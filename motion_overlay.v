==> flow/design.v <==
`timescale 1ns / 1ps
module motion_overlay #(
  parameter integer H_ACTIVE   = 1280,
  parameter integer V_ACTIVE   = 720,
  parameter integer GX         = 16,
  parameter integer GY         = 16,
  parameter [23:0] BOX_RGB     = 24'hFF0000
)(
  input  wire        pclk,
  input  wire        rst,
  input  wire [23:0] s_pData,
  input  wire        s_pVDE,
  input  wire        s_pHSync,
  input  wire        s_pVSync,
  input  wire        vec_we,
  input  wire [7:0]  vec_addr,
  input  wire        motion_detected,
  output reg  [23:0] m_pData,
  output reg         m_pVDE,
  output reg         m_pHSync,
  output reg         m_pVSync
);
  localparam integer TW = H_ACTIVE / GX;
  localparam integer TH = V_ACTIVE / GY;
  localparam AWX = $clog2(H_ACTIVE);
  localparam AWY = $clog2(V_ACTIVE);
  localparam LWX = $clog2(TW);
  localparam LWY = $clog2(TH);
  reg [AWX-1:0] x;
  reg [AWY-1:0] y;
  reg vde_d;
  wire vde_fall = vde_d & ~s_pVDE;
  always @(posedge pclk) vde_d <= s_pVDE;
  always @(posedge pclk) begin
    if (rst) begin
      x <= 0;
      y <= 0;
    end else begin
      if (s_pVDE) begin
        x <= (x == H_ACTIVE - 1) ? 0 : x + 1'b1;
      end else begin
        x <= 0;
      end
      if (vde_fall) begin
        y <= (y == V_ACTIVE - 1) ? 0 : y + 1'b1;
      end
    end
  end
  reg [LWX-1:0] xl;
  reg [LWY-1:0] yl;
  reg [3:0]     tx;
  reg [3:0]     ty;
  always @(posedge pclk) begin
    if (rst) begin
      xl <= 0; yl <= 0; tx <= 0; ty <= 0;
    end else begin
      if (s_pVDE) begin
        if (xl == TW - 1) begin
          xl <= 0;
          if (tx == GX - 1)
            tx <= 0;
          else
            tx <= tx + 1'b1;
        end else begin
          xl <= xl + 1'b1;
        end
      end else begin
        xl <= 0;
        tx <= 0;
      end
      if (vde_fall) begin
        if (yl == TH - 1) begin
          yl <= 0;
          if (ty == GY - 1)
            ty <= 0;
          else
            ty <= ty + 1'b1;
        end else begin
          yl <= yl + 1'b1;
        end
      end
    end
  end
  wire [7:0] tid_now = {ty, tx};
  reg motion_mem [0:255];
  integer i;
  always @(posedge pclk) begin
    if (rst) begin
      for (i = 0; i < 256; i = i + 1)
        motion_mem[i] <= 1'b0;
    end else if (vec_we) begin
      motion_mem[vec_addr] <= motion_detected;
    end
  end
  reg motion_now;
  always @(posedge pclk) begin
    motion_now <= motion_mem[tid_now];
  end
  wire on_box = motion_now && (
                  (xl == 0) || (xl == TW - 1) ||
                  (yl == 0) || (yl == TH - 1)
                );
  always @(posedge pclk) begin
    if (rst) begin
      m_pData  <= 24'd0;
      m_pVDE   <= 1'b0;
      m_pHSync <= 1'b0;
      m_pVSync <= 1'b0;
    end else begin
      m_pVDE   <= s_pVDE;
      m_pHSync <= s_pHSync;
      m_pVSync <= s_pVSync;
      if (s_pVDE) begin
        m_pData <= on_box ? BOX_RGB : s_pData;
      end else begin
        m_pData <= 24'd0;
      end
    end
  end
endmodule
# Reports on motion_overlay
# What the tools print for motion_overlay, step after step.
# Lines are those of the file above, counted from 1.
# Operators carry their Yosys type and port widths (W data, S select, Z words).
# Cell names lack the library's common part.
design:
  top_module: "motion_overlay"
  clock_port: "pclk"
  cell_library: "sky130hd"
  lib_corner: "tt_025C_1v80"

# Word-level counts
# Counts by Yosys on the flattened word-level netlist (proc, flatten, opt, wreduce; memories kept). Register bits leave out memories and registers merged into their read ports (data or address). Print and check cells are left out. Cells with the same type and inputs are merged into one.
# Memory sizes are those after Yosys's memory passes, which may raise the word count (mostly to a power of two), join words into wider ones and drop unused or constant bits.
word_totals:
  reg_bits: 49
  input_bits: 39
  elab_cells: 42
  mem_count: 1
  ramBits: 256
  output_inout_bits: 27
memory_table:
  columns: ["memory", "words", "word_bits", "line_no", "source"]
  rows:
  - ["motion_mem", 256, 1, 85, "reg motion_mem [0:255];"]
op_classes:
  reduce_and_logical: 10
  n_logic: 2
  add_sub_neg: 4
  n_mux: 11
  eq_ne: 4
op_table:
  columns: ["cell", "n"]
  rows:
  - ["$mux W24", 1]
  - ["$mux W8", 2]
  - ["$add A4 B1 Y4 const B", 2]
  - ["$eq A4 B4 Y1 const B", 2]
  - ["$mux W4", 2]
  - ["$add A7 B1 Y7 const B", 1]
  - ["$eq A7 B7 Y1 const B", 1]
  - ["$logic_not A7 Y1", 1]
  - ["$reduce_or A3 Y1", 2]
  - ["$add A6 B1 Y6 const B", 1]
  - ["$eq A6 B6 Y1 const B", 1]
  - ["$logic_not A6 Y1", 1]
  - ["$mux W6", 1]
  - ["$mux W1", 5]
  - ["$logic_or A1 B1 Y1", 3]
  - ["$reduce_and A2 Y1", 1]
  - ["$reduce_or A2 Y1", 1]
  - ["$and A1 B1 Y1", 1]
  - ["$logic_and A1 B1 Y1", 1]
  - ["$not A1 Y1", 1]

# Depth
# Longest topological path by Yosys (ltp), each cell counted once; first at word level (registers and memories cut), then after technology mapping (sequential cells cut; the memories' decode and read muxes count).
logic_depth:
  word_depth: 6
  ABC_AREA: 0
  depth_mapped: 10
  mapped_depth_nobuf: 8

# Synthesis result
# Yosys stat after the flow's synthesis: flattened, memories mapped to cells. It holds for the ABC_AREA given above (unset counts as 0); a run with the other value may have another netlist.
# Totals and module areas in this step are rounded.
types:
  columns: ["cell_type", "n", "type_area_um2"]
  rows:
  - ["edfxtp_1", 256, 7.69E+03]
  - ["a21o_1", 202, 1.52E+03]
  - ["nor2_1", 321, 1.2E+03]
  - ["dfxtp_1", 50, 1000.96]
  - ["mux4_2", 34, 765.734]
  - ["mux2i_1", 53, 530.509]
  - ["o21bai_1", 54, 405.389]
  - ["clkbuf_1", 101, 379.114]
  - ["nand2_1", 63, 236.477]
  - ["mux4_1", 6, 157.651]
  - ["and2_1", 18, 112.608]
  - ["buf_2", 22, 110.106]
  - ["o221ai_1", 12, 105.101]
  - ["a221oi_1", 11, 96.342]
  - ["a21oi_1", 16, 80.077]
  - ["ha_1", 6, 75.072]
  - ["nor2b_1", 12, 75.072]
  - ["nand2b_1", 10, 62.56]
# Other cell types: 38; their cells: 137.
synth_totals:
  buf_cells: 137
  ffs: 306
  mapped_cells: 1384
  yosys_area_um2: 16000

# Path before layout
# Path of least setup slack by OpenSTA after synthesis, without wires, with an ideal clock, recovery checks aside; 20% of the period is set as input and as output delay. Where synthesis merged equal registers, the netlist keeps one of their names.
synth_timing:
  path_type: "input port to flip-flop"
  from: "in vec_addr[0]"
  to: "mem motion_mem[134]"
  driving_pins: 6
  arrival_time_ps: 1782
  path_buffers: 2
  path_delay_ps: 1489
  path_slack_ps: 847
  tclk_ps: 2920
  period_less_setup_slack_ps: 2073
# "path_delay_ps" = arrival - input delay + setup time.
# "driving_pins" counts driving pins, that of a launching flip-flop among them; a cell with two outputs on the path counts twice.
# "period_less_setup_slack_ps" is the clock period less the worst setup slack; recovery checks do not enter. This is arithmetic on one report: input and output delays are still those of the set period (20% each).
# The rows between start and end are the longest chain of elaborated cells between them; the timing report does not say that the signal goes this way. Where chains are equally long, one stands for them.
# A line is the first line of the expression or statement that the cell stems from. Yosys adds cells for indexed reads and writes and turns some case tables into memories.
synth_between:
  cell_sequence: "clkbuf_1 -> nor2b_1 -> nand2_1 -> nor2_1 -> clkbuf_1 -> a21o_1"
  elab_chain_len: 2
synth_lines:
  columns: ["item", "line_no", "source"]
  rows:
  - ["start, declared", 16, "input  wire [7:0]  vec_addr,"]
  - ["$mux W8", 91, "end else if (vec_we) begin"]
  - ["$mux W8", 88, "if (rst) begin"]
  - ["end, declared", 85, "reg motion_mem [0:255];"]

# Worst path after layout
# From the final timing report of run 1: the path of least setup slack in the routed layout; clock arrival at registers is part of the times.
# The path's times are printed in steps of 10 ps; the period is the one set.
layout_timing:
  path_type: "flip-flop to flip-flop"
  from: "reg tx[0]"
  to: "reg motion_now"
  path_buffers: 3
  driving_pins: 10
  tclk_ps: 2080
  arrival_time_ps: 2790
  path_slack_ps: -240
# At most two assigning lines are given for a register; there are more.
layout_between:
  cell_sequence: "dfxtp_2 -> buf_8 -> buf_4 -> or3b_1 -> buf_4 -> o221ai_2 -> a221oi_4 -> a211oi_2 -> o211ai_1 -> nand4_1"
layout_lines:
  columns: ["item", "line_no", "source"]
  rows:
  - ["start, declared", 51, "reg [3:0]     tx;"]
  - ["start, assigned", 55, "xl <= 0; yl <= 0; tx <= 0; ty <= 0;"]
  - ["start, assigned", 63, "tx <= tx + 1'b1;"]
  - ["end, declared", 95, "reg motion_now;"]
# Chain of elaborated cells between the ends: none given.

Memo
Re: implementation data of motion_overlay

Record of 2 stored runs of the RTL-to-layout flow on motion_overlay, platform sky130hd. The runs are unordered. Constraints: input delay and output delay 20% of the set period each, output load 0.01 pF.
"period_reached_ps": clock period set for the run, less the worst setup slack. It is reckoned from that one timing run; input and output delays stay at 20% of the period that was set.
"worst_setup_path_time_ps" means the part of the period allowed to the worst setup path (the constraints hold back 20% at inputs and 20% at outputs) less its slack; where the path has registers, the arrival times of their clocks count too.
"design_power_w": no workload was simulated; the value follows from the tool's default switching activity.
"worst_setup_path_time_ps" is known to 10 ps.
Measured values are rounded.

--- run 1 ---
==> flow/run.sh <==
#!/bin/bash
# the make line also repeats the synthesis and layout settings of config.mk as NAME=value (left out here)
make -C /OpenROAD-flow-scripts/flow DESIGN_CONFIG=/design/flow/config.mk WORK_HOME=/design/flow/orfs CLKGATE_MAP_FILE= finish
==> flow/config.mk <==
export PLATFORM = sky130hd
export DESIGN_NAME = motion_overlay
export DESIGN_NICKNAME = motion_overlay
export VERILOG_FILES = /design/flow/design.v
export SDC_FILE = /design/flow/constraint.sdc
export NUM_CORES = 4
export LEC_CHECK = 0
export CAP_MARGIN = 40
export CELL_PAD_IN_SITES_GLOBAL_PLACEMENT = 1
export CORE_ASPECT_RATIO = 1.14
export CORE_MARGIN = 2
export CORE_UTILIZATION = 36
export GPL_TIMING_DRIVEN = 0
export MIN_ROUTING_LAYER = met1
export PLACE_DENSITY = 0.65
export SLEW_MARGIN = 20
==> flow/constraint.sdc <==
create_clock -name core_clock -period 2.08 [get_ports {pclk}]
set_input_delay 0.4160 -clock core_clock [delete_from_list [all_inputs] [get_ports {pclk}]]
set_output_delay 0.4160 -clock core_clock [all_outputs]
set_load 0.01 [all_outputs]

==> results, as YAML <==
results:
  hold_ws_ps: 390
  worst_setup_slack_ps: -240
  finalCellArea_um2: 19000
  worst_setup_path_time_ps: 2320
  timing.worst_path_kind: "flip-flop to flip-flop"
  yosys_chip_area_um2: 16000
  timing.setup.tns_ps: -240
  period_reached_ps: 2322
  finalUtil_pct: 45
  die_footprint_um2: 45000
  design_power_w: 0.014

--- run 2 ---
==> flow/run.sh <==
#!/bin/bash
# the make line also repeats the synthesis and layout settings of config.mk as NAME=value (left out here)
make -C /OpenROAD-flow-scripts/flow DESIGN_CONFIG=/design/flow/config.mk WORK_HOME=/design/flow/orfs CLKGATE_MAP_FILE= finish
==> flow/config.mk <==
export PLATFORM = sky130hd
export DESIGN_NAME = motion_overlay
export DESIGN_NICKNAME = motion_overlay
export VERILOG_FILES = /design/flow/design.v
export SDC_FILE = /design/flow/constraint.sdc
export NUM_CORES = 4
export LEC_CHECK = 0
export CAP_MARGIN = 20
export CELL_PAD_IN_SITES_GLOBAL_PLACEMENT = 0
export CORE_ASPECT_RATIO = 0.83
export CORE_MARGIN = 2
export CORE_UTILIZATION = 27
export GPL_ROUTABILITY_DRIVEN = 0
export PLACE_DENSITY = 0.49
export SLEW_MARGIN = 20
export TNS_END_PERCENT = 55
==> flow/constraint.sdc <==
create_clock -name core_clock -period 1.38 [get_ports {pclk}]
set_input_delay 0.2760 -clock core_clock [delete_from_list [all_inputs] [get_ports {pclk}]]
set_output_delay 0.2760 -clock core_clock [all_outputs]
set_load 0.01 [all_outputs]

==> results, as YAML <==
results:
  hold_ws_ps: 310
  worst_setup_slack_ps: -750
  finalCellArea_um2: 22000
  worst_setup_path_time_ps: 2130
  timing.worst_path_kind: "flip-flop to flip-flop"
  yosys_chip_area_um2: 16000
  timing.setup.tns_ps: -3300
  period_reached_ps: 2131
  finalUtil_pct: 38
  die_footprint_um2: 60000
  design_power_w: 0.022
